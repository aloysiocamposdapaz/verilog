==> flow/design.v <==
`default_nettype none
module modulate_carrier
    #( parameter DEFAULT_DDS_INCR = 32'd258)         
    (       
    clk,
    modulating_bits,
    modulation_selector,
    carrier_sin_wave,
    carrier_cos_wave,
    fsk_dds_increment,    
    modulated_wave_reg,
    dds_increment
    );
    input logic clk;
    input logic [1:0] modulating_bits;
    input logic [2:0] modulation_selector;
    input logic signed [11:0] carrier_sin_wave;
    input logic signed [11:0] carrier_cos_wave;
    input logic [31:0] fsk_dds_increment;    
    output logic signed [11:0] modulated_wave_reg;
    output logic [31:0] dds_increment;
    logic signed [11:0] modulated_wave;
    logic signed [11:0] ask_modulation;
    logic signed [11:0] bpsk_sin_modulation;
    logic signed [11:0] lfsr_modulation;
    logic signed [11:0] qpsk_modulation;
    logic signed [11:0] bpsk_cos_modulation;
    logic signed [23:0] qpsk_intermediate_val;       
    always_comb begin
        case (modulation_selector)
            3'b000: {modulated_wave, dds_increment} = {ask_modulation, DEFAULT_DDS_INCR};            
            3'b001: {modulated_wave, dds_increment} = {carrier_sin_wave, fsk_dds_increment};         
            3'b010: {modulated_wave, dds_increment} = {bpsk_sin_modulation, DEFAULT_DDS_INCR};       
            3'b011: {modulated_wave, dds_increment} = {lfsr_modulation, DEFAULT_DDS_INCR};           
            3'b100: {modulated_wave, dds_increment} = {qpsk_modulation, DEFAULT_DDS_INCR};           
            default: {modulated_wave, dds_increment} = {ask_modulation, DEFAULT_DDS_INCR};           
        endcase
    end
    always_comb begin
        if (modulating_bits[0])
            ask_modulation = carrier_sin_wave;
        else 
            ask_modulation = 12'b0000_0000_0000;
    end
    always_comb begin
        if (modulating_bits[0])
            bpsk_sin_modulation = (carrier_sin_wave^12'b1111_1111_1111) + 1'b1;
        else 
            bpsk_sin_modulation = carrier_sin_wave;
    end
    always_comb begin
        if (modulating_bits[1])
            bpsk_cos_modulation = (carrier_cos_wave^12'b1111_1111_1111) + 1'b1;
        else 
            bpsk_cos_modulation = carrier_cos_wave;
    end
    always_comb begin
        if (modulating_bits[0])
            lfsr_modulation = 12'b0000_0000_0000;        
        else 
            lfsr_modulation = 12'b1000_0000_0000;        
    end
    always_ff @(posedge clk) begin
        qpsk_intermediate_val <= 724*(bpsk_cos_modulation-bpsk_sin_modulation);
        qpsk_modulation <= (qpsk_intermediate_val>>10);      
    end
    always_ff @(posedge clk) begin
        modulated_wave_reg <= modulated_wave;
    end
endmodule
module lfsr_5bit 
    #( parameter INIT_VAL = 5'b00001)  
    (
    clk,
    reset,
    rand_sequence    
    );
    input logic clk;
    input logic reset;
    output logic [4:0] rand_sequence;    
    logic [4:0] lfsr = INIT_VAL;     
    assign rand_sequence = lfsr;
    always_ff @(posedge clk) begin
        if (reset) lfsr[4] <= INIT_VAL[4];
        else
            lfsr[4] <= (lfsr[0] ^ lfsr[2]);
    end
    always_ff @(posedge clk) begin
        if (reset) lfsr[3] <= INIT_VAL[3];
        else
            lfsr[3] <= lfsr[4];
    end
    always_ff @(posedge clk) begin
        if (reset) lfsr[2] <= INIT_VAL[2];
        else
            lfsr[2] <= lfsr[3];
    end
    always_ff @(posedge clk) begin
        if (reset) lfsr[1] <= INIT_VAL[1];
        else
            lfsr[1] <= lfsr[2];
    end
    always_ff @(posedge clk) begin
        if (reset) lfsr[0] <= INIT_VAL[0];
        else
            lfsr[0] <= lfsr[1];
    end
endmodule
module clk_divider #(parameter N = 32) (
    in_clk,
    reset,
    clk_limit,             
    divided_clk
    );     
    input  logic  in_clk;
    input  logic reset;
    input  logic [N-1:0] clk_limit;              
    output logic divided_clk;
    logic [N-1:0] r_reg, r_next;
    always_ff @(posedge in_clk, posedge reset) begin
        if (reset)
            r_reg <= 0;
        else
            r_reg <= r_next;
    end
    always_ff @(posedge in_clk, posedge reset) begin
        if (reset)
            divided_clk <= 0;
        else if (r_reg == (clk_limit-1))
            divided_clk <= ~divided_clk;      
    end
    assign r_next = (r_reg>=(clk_limit-1)) ? 0 : r_reg + 1;
endmodule
module clk_crossing_slow_to_fast (
    lfsr_in,
    slow_clock,
    fast_clock,
    lfsr_fast_output);
    input logic [4:0] lfsr_in;
    input logic slow_clock;
    input logic fast_clock;
    output logic [4:0] lfsr_fast_output;
    logic in_ff_1;
    logic in_ff_2;
    logic out_ff_1;
    logic out_ff_2;
    logic inverted_fast_clock;
    logic enable_fast_circuit;
    logic [4:0] lfsr_slow;
    logic [4:0] lfsr_fast_from_slow;
    assign enable_fast_circuit = out_ff_2;
    assign in_ff_1 = slow_clock;
    assign in_ff_2 = out_ff_1;
    assign inverted_fast_clock = ~fast_clock;
    always_ff @ (posedge inverted_fast_clock) begin
    out_ff_1 <= in_ff_1;
    out_ff_2 <= in_ff_2;
    end
    always_ff @ (posedge slow_clock) begin
	    lfsr_slow <= lfsr_in;
    end
    always_ff @(posedge fast_clock) begin
	    if(enable_fast_circuit) 
		    lfsr_fast_from_slow <= lfsr_slow;
    end
    always_ff @(posedge fast_clock) begin
	    lfsr_fast_output <= lfsr_fast_from_slow;
    end
endmodule
module clk_crossing_fast_to_slow (
    fast_clk,
    fast_data_in,
    slow_clk,
    slow_data_out
    );
    input logic fast_clk;
    input logic [11:0] fast_data_in;
    input logic slow_clk;
    output logic [11:0] slow_data_out;
    logic sync_slow_clk;                 
    logic inverted_fast_clk;
    logic data_reg_en;
    logic [11:0] reg1_q, reg3_q;
    assign inverted_fast_clk = ~fast_clk;
    always_ff @ (posedge fast_clk) begin
	    reg1_q <= fast_data_in;
    end
    always_ff @(posedge fast_clk) begin
	    if(data_reg_en) 
		    reg3_q <= reg1_q;
    end
    always_ff @(posedge slow_clk) begin
	    slow_data_out <= reg3_q;
    end
    always_ff @(posedge inverted_fast_clk) begin
	    sync_slow_clk <= slow_clk;
        data_reg_en <= sync_slow_clk;
    end
endmodule
`default_nettype wire
### Step by step through the tools: clk_divider

What the tools print for clk_divider, step after step.
Line numbers count from 1 in the design file above.
Operators: Yosys type, input widths -> output width; for muxes data width and select width s.
Cell names lack the library's common part.
A cell with -- has no value.

* design top: clk_divider
* clock input: in_clk
* library: sky130hd
* corner: tt_025C_1v80

### Elaborated design

Yosys after proc, flatten, opt, wreduce and memory -nomap, before mapping. Enables and synchronous resets that opt folds into registers are not counted as muxes. Memory bits, and registers merged into a memory's read port (data or address), are not among the register bits. Print and check cells are not counted. Equal cells are merged and count once.

* bits in writable memories: 0
* latch bits: 0
* elaborated cells: 8
* clocked read ports x word width: 0
* register bits after elaboration: 33
* memory cells: 0
* input bits: 34
* output and inout bits: 1
* memory bits (read-only): 0

* div/mod/pow operators: 0
* multiplexer cells: 1
* equality and inequality tests: 1
* bitwise gates (word level): 1
* shift-type cells: 0
* reduce/logical cells: 0
* multiply operators: 0
* add/sub/neg operators: 2
* $lt $le $gt $ge: 1

Operators by type and width (count)
* $add 32x1->32 const B: 1
* $sub 32x1->32 const B: 1
* $ge 32x32->1: 1
* $eq 32x32->1: 1
* $mux 32: 1
* $not 1->1: 1

### Logic depth

Depth = most cells in a row (Yosys ltp): at word level without a register or memory, in the mapped netlist without a sequential cell, where the memories' decode and read muxes count.

* depth in word-level cells: 3
* ABC_AREA: 0
* gate-level depth with buffers: 13
* depth with buffers taken out: 12

### After synthesis

The flow's flattened synthesis, as Yosys stat reports it; memories are mapped. The netlist is that of the ABC_AREA named above (0 if unset); the other value can give another one.
The area totals of this step are shown rounded.

Cells by type
* dfrtp_1: count 33, area in all 825.792 um2
* ha_1: count 34, area in all 425.408 um2
* xnor2_1: count 38, area in all 332.819 um2
* nor3_1: count 47, area in all 235.226 um2
* xor2_1: count 22, area in all 192.685 um2
* nor4_1: count 16, area in all 100.096 um2
* nand3_1: count 19, area in all 95.091 um2
* nand2_1: count 20, area in all 75.072 um2
* nand4_1: count 12, area in all 75.072 um2
* a21oi_1: count 13, area in all 65.062 um2
* or3_1: count 8, area in all 50.048 um2
* nor2_1: count 13, area in all 48.797 um2
* and4_1: count 4, area in all 35.034 um2
* clkbuf_1: count 9, area in all 33.782 um2
* inv_1: count 9, area in all 33.782 um2
* o21ai_0: count 6, area in all 30.029 um2
* nand3b_1: count 3, area in all 22.522 um2
* nand2b_1: count 3, area in all 18.768 um2

Other cell types: 16; their cells: 20.

* buffers: 10
* mapped flip-flops: 33
* sequential area: 0.0008258 mm2
* chip area (Yosys): 0.002859 mm2
* standard cells after synthesis: 329

### Path before layout

Source: OpenSTA report_checks on the synthesized netlist (no wires, ideal clock, input and output delay 20% of the period each), path of least setup slack; recovery checks are left aside. Register names are those of the netlist, which keeps one name where synthesis merged equal registers.

* path type: input-to-reg
* from: input port clk_limit[11]
* to: register r_reg[10]
* setup time: 136 ps
* launch time at the first pin: 936 ps
* external input delay: 936 ps
* path buffers: 2
* arrival time: 4261 ps
* stages: 13
* period: 4680 ps
* data required time: 4544 ps
* setup slack: 283 ps
* path delay: 3461 ps
* synthesis period reached: 4397 ps

"path delay" is the arrival time less input delay plus setup time.
"stages" counts driving pins, that of a launching flip-flop among them; a cell with two outputs on the path counts twice.
"synthesis period reached" is the clock period less the worst setup slack; recovery checks do not enter. This is arithmetic on one report: input and output delays are still those of the set period (20% each).
The rows between start and end are the longest chain of elaborated cells between them; the timing report does not say that the signal goes this way. Where chains are equally long, one stands for them.
Each line given opens the expression or statement behind the cell; cells for indexed reads and writes are added by Yosys, which also makes memories of some case tables.

* cells stage by stage: or4_4 > or3_1 > buf_6 > or3_4 > or3_1 > xor2_1 > ha_1 > nand4_1 > nor3_1 > nand2_1 > a31oi_1 > clkbuf_1 > nor3_1
* cells in the longest elaborated chain: 3
* elaborated cells on any way between the ends: 3
* classes of those cells: add/sub (1); compare (1); mux (1)

Ends and longest elaborated chain, post-synthesis
* from (decl): RTL line 117 `input  logic [N-1:0] clk_limit;`
* $sub 32x1->32: RTL line 132 `assign r_next = (r_reg>=(clk_limit-1)) ? 0 : r_reg + 1;`
* $ge 32x32->1: RTL line 132
* $mux 32: RTL line 132
* to (assign): RTL line 122 `r_reg <= 0;`
* to (assign): RTL line 124 `r_reg <= r_next;`
* to (decl): RTL line 119 `logic [N-1:0] r_reg, r_next;`

### Path in the finished layout

Path of least setup slack in the final report of run 1 (OpenROAD, finished layout, wires in). Where an end is a register, its clock arrival counts in the times.
The report prints the path's times to 10 ps; the period is as set.

* path type: input-to-reg
* from: input port clk_limit[9]
* to: register r_reg[15]
* external input delay: 1080 ps
* data required time: 5560 ps
* arrival time: 5350 ps
* launch time at the first pin: 1080 ps
* period: 5400 ps
* setup slack: 210 ps
* setup time: 120 ps
* stages: 14
* path buffers: 3

The rows between start and end are the longest chain of elaborated cells between them; the timing report does not say that the signal goes this way. Where chains are equally long, one stands for them.

* cells stage by stage: clkdlybuf4s50_1 > or4_4 > or3_1 > buf_6 > nor4_2 > nand3b_1 > xor2_1 > ha_1 > nand4_1 > nor3_1 > nand2_1 > a31oi_2 > clkbuf_2 > nor3_1
* cells in the longest elaborated chain: 3
* elaborated cells on any way between the ends: 3
* classes of those cells: add/sub (1); compare (1); mux (1)

Ends and longest elaborated chain, after layout
* from (decl): RTL line 117 `input  logic [N-1:0] clk_limit;`
* $sub 32x1->32: RTL line 132 `assign r_next = (r_reg>=(clk_limit-1)) ? 0 : r_reg + 1;`
* $ge 32x32->1: RTL line 132
* $mux 32: RTL line 132
* to (assign): RTL line 122 `r_reg <= 0;`
* to (assign): RTL line 124 `r_reg <= r_next;`
* to (decl): RTL line 119 `logic [N-1:0] r_reg, r_next;`

## Implementation results

Module clk_divider, platform sky130hd: 2 stored runs of the flow (Yosys, OpenROAD) with differing settings, in no particular order. Input and output delays are each 20% of the period that was set; the output load is 0.01 pF.
"period reached": clock period set for the run, less the worst setup slack. It is reckoned from that one timing run; input and output delays stay at 20% of the period that was set.
"worst path time" is the time allowed to the run's worst setup path (the clock period less input and output delay, where it has them) less its slack. Clock arrival times count: a late capture clock shortens it, a late launch clock lengthens it.
"total design power": no workload was simulated; the value follows from the tool's default switching activity.
"worst path time" is given in steps of 10 ps.
Measured values are rounded.

### Run 1

Settings: `period_ns=5.4`, `CORE_UTILIZATION=31`, `PLACE_DENSITY_LB_ADDON=0.11`, `CORE_MARGIN=8`, `GPL_TIMING_DRIVEN=0`, `GPL_ROUTABILITY_DRIVEN=1`, `CTS_CLUSTER_DIAMETER=113`, `MIN_ROUTING_LAYER=met2`, `CAP_MARGIN=20`, `SLEW_MARGIN=20`

- Worst path time: 4110 ps
- Critical path type: input-to-reg
- Total design power: 0.8206 mW
- Area of the standard cells in the finished layout: 0.003435 mm2
- Post-synthesis cell area: 0.002859 mm2
- Final utilization: 0.377
- Setup total negative slack: 0 ps
- Post-route worst hold slack: 510 ps
- Period reached: 5194 ps
- Setup slack of the worst path: 206 ps
- Die size: 0.01255 mm2

### Run 2

Settings: `period_ns=7.44`, `CORE_UTILIZATION=25`, `PLACE_DENSITY_LB_ADDON=0.18`, `CELL_PAD_IN_SITES_DETAIL_PLACEMENT=1`, `TNS_END_PERCENT=50`, `ABC_AREA=1`, `CTS_CLUSTER_SIZE=55`, `SLEW_MARGIN=35`, `MAX_ROUTING_LAYER=met4`, `CAP_MARGIN=20`, `CORE_MARGIN=2`

- Worst path time: 2950 ps
- Critical path type: input-to-reg
- Total design power: 0.4836 mW
- Area of the standard cells in the finished layout: 0.004094 mm2
- Post-synthesis cell area: 0.003376 mm2
- Final utilization: 0.31
- Setup total negative slack: 0 ps
- Post-route worst hold slack: 481 ps
- Period reached: 4437 ps
- Setup slack of the worst path: 3003 ps
- Die size: 0.01445 mm2
